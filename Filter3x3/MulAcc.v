==> flow/design.v <==
`timescale 1ns / 1ps
module MulAcc 
               (input clk,
               input [71:0] pixel_data,  
               input is_valid_pdata,  
               output reg is_valid_odata,  
               output reg [7:0] pixel_odata );  
integer i;               
reg [7:0] kernel [8:0];  
reg [15:0] o_data_mult [8:0];  
reg [15:0] o_data_sum;  
reg [15:0] o_data_sumf;  
reg multdatavalid;
reg sumdatavalid;
initial 
begin
kernel[0]=0;
kernel[1]=-1;
kernel[2]=0;
kernel[3]=-1;
kernel[4]=5;
kernel[5]=-1;
kernel[6]=0;
kernel[7]=-1;
kernel[8]=0;
end
always@(posedge clk) 
begin
for(i=0;i<9;i=i+1) 
begin
o_data_mult[i]<=$signed(kernel[i])*$signed({1'b0,pixel_data[i*8+:8]});
end
multdatavalid<=is_valid_pdata;
end
always@(*) begin
o_data_sum=0;
for(i=0;i<9;i=i+1)
begin
o_data_sum=$signed(o_data_sum)+$signed(o_data_mult[i]);
end
end
always @(posedge clk)
begin
    if(o_data_sum[15])
    begin
        o_data_sumf<=-o_data_sum;
    end
    else begin
        o_data_sumf<=o_data_sum;
    end
    sumdatavalid<=multdatavalid;
end
always@(posedge clk) begin
pixel_odata<= o_data_sumf;
is_valid_odata<=sumdatavalid;
end
endmodule
* From RTL to reports: MulAcc
Tool output for the design above, in the order of the flow.
Line numbers count from 1 in the design file above.
Operators carry their Yosys type and port widths (W data, S select, Z words).
Library cell names are shortened.
The mark -- stands for no value.
- Top module :: MulAcc
- Clock port :: clk
- Cell library :: sky130hd
- Corner :: tt_025C_1v80

* Word level
Counts by Yosys on the flattened word-level netlist (proc, flatten, opt, wreduce). Print and check cells are left out. Cells with the same type and inputs are merged into one.
Memory sizes are those after Yosys's memory passes, which may raise the word count (mostly to a power of two), join words into wider ones and drop unused or constant bits.
- Register bits after elaboration :: 163
- Latch bits :: 0
- RAM bits :: 0
- Bits in read-only memories :: 128
- Word width x clocked read ports :: 0
- Memories kept :: 1
- Input port bits :: 74
- Output and inout port bits :: 9
- Cells after elaboration :: 34
- Add/subtract/negate cells :: 9
- $mul :: 9
- Divide/modulo/power cells :: 0
- Order comparisons :: 0
- Equal/unequal tests :: 0
- Shift-type cells :: 0
- Multiplexer cells :: 1
- Bitwise gates (word level) :: 0
- Reduce/logical cells :: 0
** Memory list
- kernel :: words 1, bits a word 128, read ports 1, write ports 0, line 9 : reg [7:0] kernel [8:0];
** Operators by type and width (count)
- $mul A8 B9 Y16 :: 9
- $add A16 B16 Y16 :: 8
- $neg A8 Y8 :: 1
- $mux W8 :: 1

* Longest topological paths
Depth = most cells in a row (Yosys ltp): at word level without a register or memory, in the mapped netlist without a sequential cell, where the memories' decode and read muxes count.
- Depth in word-level cells :: 10
- ABC_AREA :: 0
- Depth in mapped cells :: 16
- Gate-level depth less buffers :: 16

* Mapped cells and area
Source: synth_stat.txt of the flow (Yosys; design flattened, memories mapped). It holds for the ABC_AREA given above (unset counts as 0); a run with the other value may have another netlist.
The area totals of this step are shown rounded.
** Cells by type
- fa_1 :: count 174, area in all 3.48E+03 um^2
- ha_1 :: count 243, area in all 3.04E+03 um^2
- dfxtp_1 :: count 94, area in all 1.88E+03 um^2
- inv_1 :: count 307, area in all 1.15E+03 um^2
- xnor2_1 :: count 47, area in all 411.645 um^2
- a21oi_1 :: count 33, area in all 165.158 um^2
- nor2_1 :: count 34, area in all 127.622 um^2
- xor2_1 :: count 13, area in all 113.859 um^2
- a21o_1 :: count 12, area in all 90.086 um^2
- o21a_1 :: count 11, area in all 82.579 um^2
- o21ai_0 :: count 16, area in all 80.077 um^2
- nor2b_1 :: count 12, area in all 75.072 um^2
- nor3_1 :: count 13, area in all 65.062 um^2
- o21bai_1 :: count 6, area in all 45.043 um^2
- nand2_1 :: count 11, area in all 41.29 um^2
- a211oi_1 :: count 5, area in all 37.536 um^2
- a311oi_1 :: count 4, area in all 35.034 um^2
- nand2b_1 :: count 5, area in all 31.28 um^2
Not listed: further types 25, cells in them 49.
- Cells in the netlist :: 1089
- Chip area (Yosys) :: 11000 um^2
- Sequential part of the area :: 1900 um^2
- Flip-flop cells :: 94
- Buffer cells :: 1

* Path before layout
OpenSTA on the mapped netlist: ideal clock, no wires. The path of least setup slack (recovery checks aside). Input and output delay are each 20% of the period. Register names are those of the netlist, which keeps one name where synthesis merged equal registers.
- Kind :: input -> register
- From :: input port pixel_data[29]
- To :: register o_data_mult[3][14]
- Clock period :: 7.04 ns
- External input delay :: 1.408 ns
- Library setup time :: 0.139 ns
- Launch time at the first pin :: 1.408 ns
- Arrival time :: 5.025 ns
- Data required time :: 6.901 ns
- Slack :: 1.876 ns
- Delay of the path :: 3.756 ns
- Driving pins on the path :: 14
- Path buffers :: 0
- Synthesis period reached :: 5.164 ns
"delay of the path" is the arrival time less input delay plus setup time.
"driving pins on the path": output pins that drive a net of the path, with the launching flip-flop's if there is one; two outputs of one cell count as two.
"synthesis period reached" is the clock period less the worst setup slack; recovery checks do not enter. This is arithmetic on one report: input and output delays are still those of the set period (20% each).
The rows between start and end are the longest chain of elaborated cells between them; the timing report does not say that the signal goes this way. Where chains are equally long, one stands for them.
A line is the first line of the expression or statement that the cell stems from. Yosys adds cells for indexed reads and writes and turns some case tables into memories.
- Cell sequence :: inv_1 -> fa_1 -> inv_1 -> fa_1 -> inv_1 -> fa_1 -> fa_1 -> inv_1 -> ha_1 -> a21oi_1 -> o21bai_1 -> a2111oi_0 -> or3_1 -> o311ai_1
- Length of the longest elaborated chain :: 1
- Elaborated cells between the ends (all ways) :: 1
- Source lines of those cells :: 1
- Classes of those cells :: mul (1)
** RTL lines, path post-synthesis
- from (decl) :: line 4 : input [71:0] pixel_data,
- $mul A8 B9 Y16 :: line 31 : o_data_mult[i]<=$signed(kernel[i])*$signed({1'b0,pixel_data[i*8+:8]});
- to (assign) :: line 31
- to (decl) :: line 10 : reg [15:0] o_data_mult [8:0];

* Timing after layout
Path of least setup slack in the final report of flow run A (OpenROAD, finished layout, wires in). Where an end is a register, its clock arrival counts in the times.
- Kind :: input -> register
- From :: input port pixel_data[13]
- To :: register o_data_mult[1][14]
- Clock period :: 5.51 ns
- External input delay :: 1.10 ns
- Library setup time :: 0.10 ns
- Launch time at the first pin :: 1.10 ns
- Arrival time :: 5.36 ns
- Data required time :: 5.75 ns
- Slack :: 0.39 ns
- Driving pins on the path :: 15
- Path buffers :: 2
The rows between start and end are the longest chain of elaborated cells between them; the timing report does not say that the signal goes this way. Where chains are equally long, one stands for them.
- Cell sequence :: clkdlybuf4s50_1 -> inv_1 -> buf_4 -> ha_1 -> fa_1 -> fa_1 -> fa_1 -> inv_1 -> ha_1 -> a21o_1 -> a21oi_1 -> o21bai_1 -> a2111o_1 -> a211o_1 -> o211ai_1
- Length of the longest elaborated chain :: 1
- Elaborated cells between the ends (all ways) :: 1
- Source lines of those cells :: 1
- Classes of those cells :: mul (1)
** RTL lines, path post-layout
- from (decl) :: line 4 : input [71:0] pixel_data,
- $mul A8 B9 Y16 :: line 31 : o_data_mult[i]<=$signed(kernel[i])*$signed({1'b0,pixel_data[i*8+:8]});
- to (assign) :: line 31
- to (decl) :: line 10 : reg [15:0] o_data_mult [8:0];

Measured results for MulAcc: 2 stored runs of the Yosys and OpenROAD flow on sky130hd. The settings differ; the order carries no meaning. The constraints put input and output delay at 20% of the set period each and load the outputs with 0.01 pF.
"achieved period" means the clock period less the worst setup slack. The figure is calculated, with input and output delays left at 20% of the set period.
"worst path time": the worst setup path's part of the clock period (all of it between registers, 20% less for each end at a port) less its slack. A launch clock that arrives late makes it longer, a capture clock that arrives late makes it shorter.
Values from the reports are rounded here.

* Flow run A
** Files
==> flow/run.sh <==
#!/bin/bash
# the make line also repeats the synthesis and layout settings of config.mk as NAME=value (left out here)
make -C /OpenROAD-flow-scripts/flow DESIGN_CONFIG=/design/flow/config.mk WORK_HOME=/design/flow/orfs CLKGATE_MAP_FILE= finish
==> flow/config.mk <==
export PLATFORM = sky130hd
export DESIGN_NAME = MulAcc
export DESIGN_NICKNAME = MulAcc
export VERILOG_FILES = /design/flow/design.v
export SDC_FILE = /design/flow/constraint.sdc
export NUM_CORES = 4
export LEC_CHECK = 0
export CAP_MARGIN = 20
export CORE_MARGIN = 2
export CORE_UTILIZATION = 40
export SETUP_SLACK_MARGIN = 0.15
export SLEW_MARGIN = 20
==> flow/constraint.sdc <==
create_clock -name core_clock -period 5.51 [get_ports {clk}]
set_input_delay 1.1020 -clock core_clock [delete_from_list [all_inputs] [get_ports {clk}]]
set_output_delay 1.1020 -clock core_clock [all_outputs]
set_load 0.01 [all_outputs]
** Results
- Post-synthesis cell area :: 11,000 um^2
- Overall die area :: 30,000 um^2
- Standard-cell area of the final layout :: 13,000 um^2
- Final design utilization :: 0.48
- Worst setup slack after layout :: 0.39 ns
- Post-route setup TNS :: 0.000 ns
- Worst hold slack after layout :: 0.33 ns
- Achieved period :: 5.118 ns
- Worst path time :: 4.02 ns
- Type of the worst setup path :: input -> register

* Flow run B
** Files
==> flow/run.sh <==
#!/bin/bash
# the make line also repeats the synthesis and layout settings of config.mk as NAME=value (left out here)
make -C /OpenROAD-flow-scripts/flow DESIGN_CONFIG=/design/flow/config.mk WORK_HOME=/design/flow/orfs CLKGATE_MAP_FILE= finish
==> flow/config.mk <==
export PLATFORM = sky130hd
export DESIGN_NAME = MulAcc
export DESIGN_NICKNAME = MulAcc
export VERILOG_FILES = /design/flow/design.v
export SDC_FILE = /design/flow/constraint.sdc
export NUM_CORES = 4
export LEC_CHECK = 0
export ABC_AREA = 0
export CAP_MARGIN = 20
export CORE_ASPECT_RATIO = 1.86
export CORE_MARGIN = 2
export CORE_UTILIZATION = 44
export CTS_CLUSTER_SIZE = 72
export GPL_TIMING_DRIVEN = 1
export PLACE_DENSITY_LB_ADDON = 0.18
export SLEW_MARGIN = 20
export TNS_END_PERCENT = 80
==> flow/constraint.sdc <==
create_clock -name core_clock -period 4.19 [get_ports {clk}]
set_input_delay 0.8380 -clock core_clock [delete_from_list [all_inputs] [get_ports {clk}]]
set_output_delay 0.8380 -clock core_clock [all_outputs]
set_load 0.01 [all_outputs]
** Results
- Post-synthesis cell area :: 11,000 um^2
- Overall die area :: 27,000 um^2
- Standard-cell area of the final layout :: 15,000 um^2
- Final design utilization :: 0.58
- Worst setup slack after layout :: -0.064 ns
- Post-route setup TNS :: -0.20 ns
- Worst hold slack after layout :: 0.33 ns
- Achieved period :: 4.254 ns
- Worst path time :: 3.42 ns
- Type of the worst setup path :: input -> register
